==> flow/design.v <==
module sigma_delta_dac (
    input wire clk,            
    input wire rst,            
    input wire [15:0] dac_in,  
    output reg dac_out         
);
    reg [15:0] accumulator;    
    always @(posedge clk or posedge rst) begin
        if (rst) begin
            accumulator <= 0;
            dac_out <= 0;
        end else begin
            {dac_out, accumulator} <= accumulator + {~dac_in[15], dac_in[14:0]};
        end
    end
endmodule
* Reports on sigma_delta_dac
Tool output for the design above, in the order of the flow. Lines are those of the file above, counted from 1. A cell with n/a has no value.
Set-up: top module sigma_delta_dac, clock port clk, standard-cell library sky130hd, library corner tt_025C_1v80

* Word-level counts
Source: Yosys, flattened and elaborated, memories not mapped. Widths are those after wreduce; folded enables and synchronous resets count as part of the registers. Registers that Yosys merges into a memory's read port (data or address) are not register bits. Print and check cells do not count. Equal cells are merged and count once.
Storage and ports: register bits after elaboration 17, elaborated cells 4
Operators by class: add/sub/neg operators 1, bitwise gates (word level) 1
Operators with widths (number):
- 16-bit by 16-bit adder with 17-bit output | 1
- 1-bit inverter | 1

* Depth
Depth = most cells in a row (Yosys ltp): at word level without a register or memory, in the mapped netlist without a sequential cell, where the memories' decode and read muxes count.
Depth: depth after elaboration 2, ABC_AREA 0, gate-level depth with buffers 7, depth with buffers taken out 7

* Synthesis result
The flow's flattened synthesis, as Yosys stat reports it; memories are mapped. The netlist is that of the ABC_AREA named above (0 if unset); the other value can give another one. Totals and module areas in this step are rounded.
Cells by type (number):
- sky130_fd_sc_hd__dfrtp_1 | 17
- sky130_fd_sc_hd__ha_1 | 16
- sky130_fd_sc_hd__a21oi_1 | 13
- sky130_fd_sc_hd__xnor2_1 | 7
- sky130_fd_sc_hd__a21o_1 | 6
- sky130_fd_sc_hd__xor2_1 | 5
- sky130_fd_sc_hd__nand2_1 | 10
- sky130_fd_sc_hd__a221oi_2 | 2
- sky130_fd_sc_hd__a211oi_2 | 2
- sky130_fd_sc_hd__nand3_1 | 5
- sky130_fd_sc_hd__nor2_1 | 6
- sky130_fd_sc_hd__fa_1 | 1
- sky130_fd_sc_hd__a31oi_1 | 3
- sky130_fd_sc_hd__inv_1 | 5
- sky130_fd_sc_hd__o311ai_2 | 1
- sky130_fd_sc_hd__clkbuf_1 | 4
- sky130_fd_sc_hd__o211ai_1 | 2
- sky130_fd_sc_hd__o21ai_0 | 3
Other cell types: 16; their cells: 17.
Synthesis totals: standard cells after synthesis 125, cell area after synthesis 1200 sq um, sequential part of the area 430 sq um, mapped flip-flops 17

* Path before layout
Path of least setup slack by OpenSTA after synthesis, without wires, with an ideal clock, recovery checks aside; 20% of the period is set as input and as output delay. Where synthesis merged equal registers, the netlist keeps one of their names.
Timing path post-synthesis: path type input port to flip-flop, start input dac_in[0], end register accumulator[14], clock period 2.62 ns, input delay 0.524 ns, setup time 0.080 ns, launch time at the first pin 0.524 ns, data arrival time 2.134 ns, required time 2.540 ns, path slack 0.406 ns, path delay 1.690 ns, driving pins on the path 7, path buffers 0, synthesis period reached 2.214 ns
"path delay" = arrival - input delay + setup time. "driving pins on the path" counts driving pins, that of a launching flip-flop among them; a cell with two outputs on the path counts twice. "synthesis period reached" is the clock period less the worst setup slack; recovery checks do not enter. This is arithmetic on one report: input and output delays are still those of the set period (20% each). The rows between start and end are the longest chain of elaborated cells between them; the timing report does not say that the signal goes this way. Where chains are equally long, one stands for them. Each line given opens the expression or statement behind the cell; cells for indexed reads and writes are added by Yosys, which also makes memories of some case tables.
On the way, post-synthesis: cells stage by stage sky130_fd_sc_hd__ha_1 > sky130_fd_sc_hd__fa_1 > sky130_fd_sc_hd__a21o_1 > sky130_fd_sc_hd__a221oi_2 > sky130_fd_sc_hd__o31ai_2 > sky130_fd_sc_hd__a211oi_2 > sky130_fd_sc_hd__xnor2_1, length of the longest elaborated chain 1
RTL lines, path post-synthesis:
- start, declared | line 4 | input wire [15:0] dac_in,
- 16-bit by 16-bit adder with 17-bit output | line 13 | {dac_out, accumulator} <= accumulator + {~dac_in[15], dac_in[14:0]};
- end, assigned | line 10 | accumulator <= 0;
- end, declared | line 7 | reg [15:0] accumulator;

* Path in the finished layout
From the final timing report of record 1: the path of least setup slack in the routed layout; clock arrival at registers is part of the times.
Timing path after layout: path type input port to flip-flop, start input dac_in[0], end register accumulator[14], clock period 2.8 ns, input delay 0.56 ns, setup time 0.07 ns, launch time at the first pin 0.56 ns, data arrival time 2.69 ns, required time 3.03 ns, path slack 0.34 ns, driving pins on the path 8, path buffers 1
The rows between start and end are the longest chain of elaborated cells between them; the timing report does not say that the signal goes this way. Where chains are equally long, one stands for them.
On the way, after layout: cells stage by stage sky130_fd_sc_hd__clkdlybuf4s50_1 > sky130_fd_sc_hd__ha_1 > sky130_fd_sc_hd__fa_1 > sky130_fd_sc_hd__a21o_1 > sky130_fd_sc_hd__a221oi_4 > sky130_fd_sc_hd__o31ai_2 > sky130_fd_sc_hd__a211oi_2 > sky130_fd_sc_hd__xnor2_1, length of the longest elaborated chain 1
RTL lines, path after layout:
- start, declared | line 4 | input wire [15:0] dac_in,
- 16-bit by 16-bit adder with 17-bit output | line 13 | {dac_out, accumulator} <= accumulator + {~dac_in[15], dac_in[14:0]};
- end, assigned | line 10 | accumulator <= 0;
- end, declared | line 7 | reg [15:0] accumulator;

==> results <==
Module sigma_delta_dac, platform sky130hd: 2 stored runs of the flow (Yosys, OpenROAD) with differing settings, in no particular order. Input and output delays are each 20% of the period that was set; the output load is 0.01 pF.
"clock period reached" = clock period - worst setup slack. The figure is calculated, with input and output delays left at 20% of the set period.
By "critical setup path time" is meant the share of the clock period that the worst setup path is allowed (20% is reserved at inputs, 20% at outputs), minus its slack. Clock arrival times at its registers enter into it.
By "total power of the final layout" is meant OpenSTA's value without simulated activity: inputs other than the clock are taken to toggle once in ten clock periods, and the tool carries that through the logic.
Results are given in rounded form.

* Record 1 | settings: period_ns 2.8; CORE_UTILIZATION 64; SETUP_SLACK_MARGIN 0.27; PLACE_DENSITY_LB_ADDON 0.06; HOLD_SLACK_MARGIN 0.13; CORE_ASPECT_RATIO 1.72; GPL_ROUTABILITY_DRIVEN 1; CTS_CLUSTER_DIAMETER 28; SLEW_MARGIN 35; MIN_ROUTING_LAYER met2; CAP_MARGIN 20; CORE_MARGIN 2 | results: Yosys chip area after synthesis 1,200 sq um; die footprint 2,300 sq um; standard-cell area after layout 1,500 sq um; final design utilization 0.82; worst slack on setup checks 0.34 ns; total negative slack on setup checks 0.000 ns; total power of the final layout 1.7 mW; clock period reached 2.463 ns; critical setup path time 1.90 ns; critical path kind input port to flip-flop
* Record 2 | settings: period_ns 1.98; CORE_UTILIZATION 31; PLACE_DENSITY_LB_ADDON 0.06; CELL_PAD_IN_SITES_DETAIL_PLACEMENT 1; TNS_END_PERCENT 15; GPL_TIMING_DRIVEN 1; GPL_ROUTABILITY_DRIVEN 0; CAP_MARGIN 5; SLEW_MARGIN 25; CORE_MARGIN 2 | results: Yosys chip area after synthesis 1,200 sq um; die footprint 4,500 sq um; standard-cell area after layout 2,000 sq um; final design utilization 0.54; worst slack on setup checks -0.065 ns; total negative slack on setup checks -0.22 ns; total power of the final layout 3.4 mW; clock period reached 2.045 ns; critical setup path time 1.65 ns; critical path kind input port to flip-flop
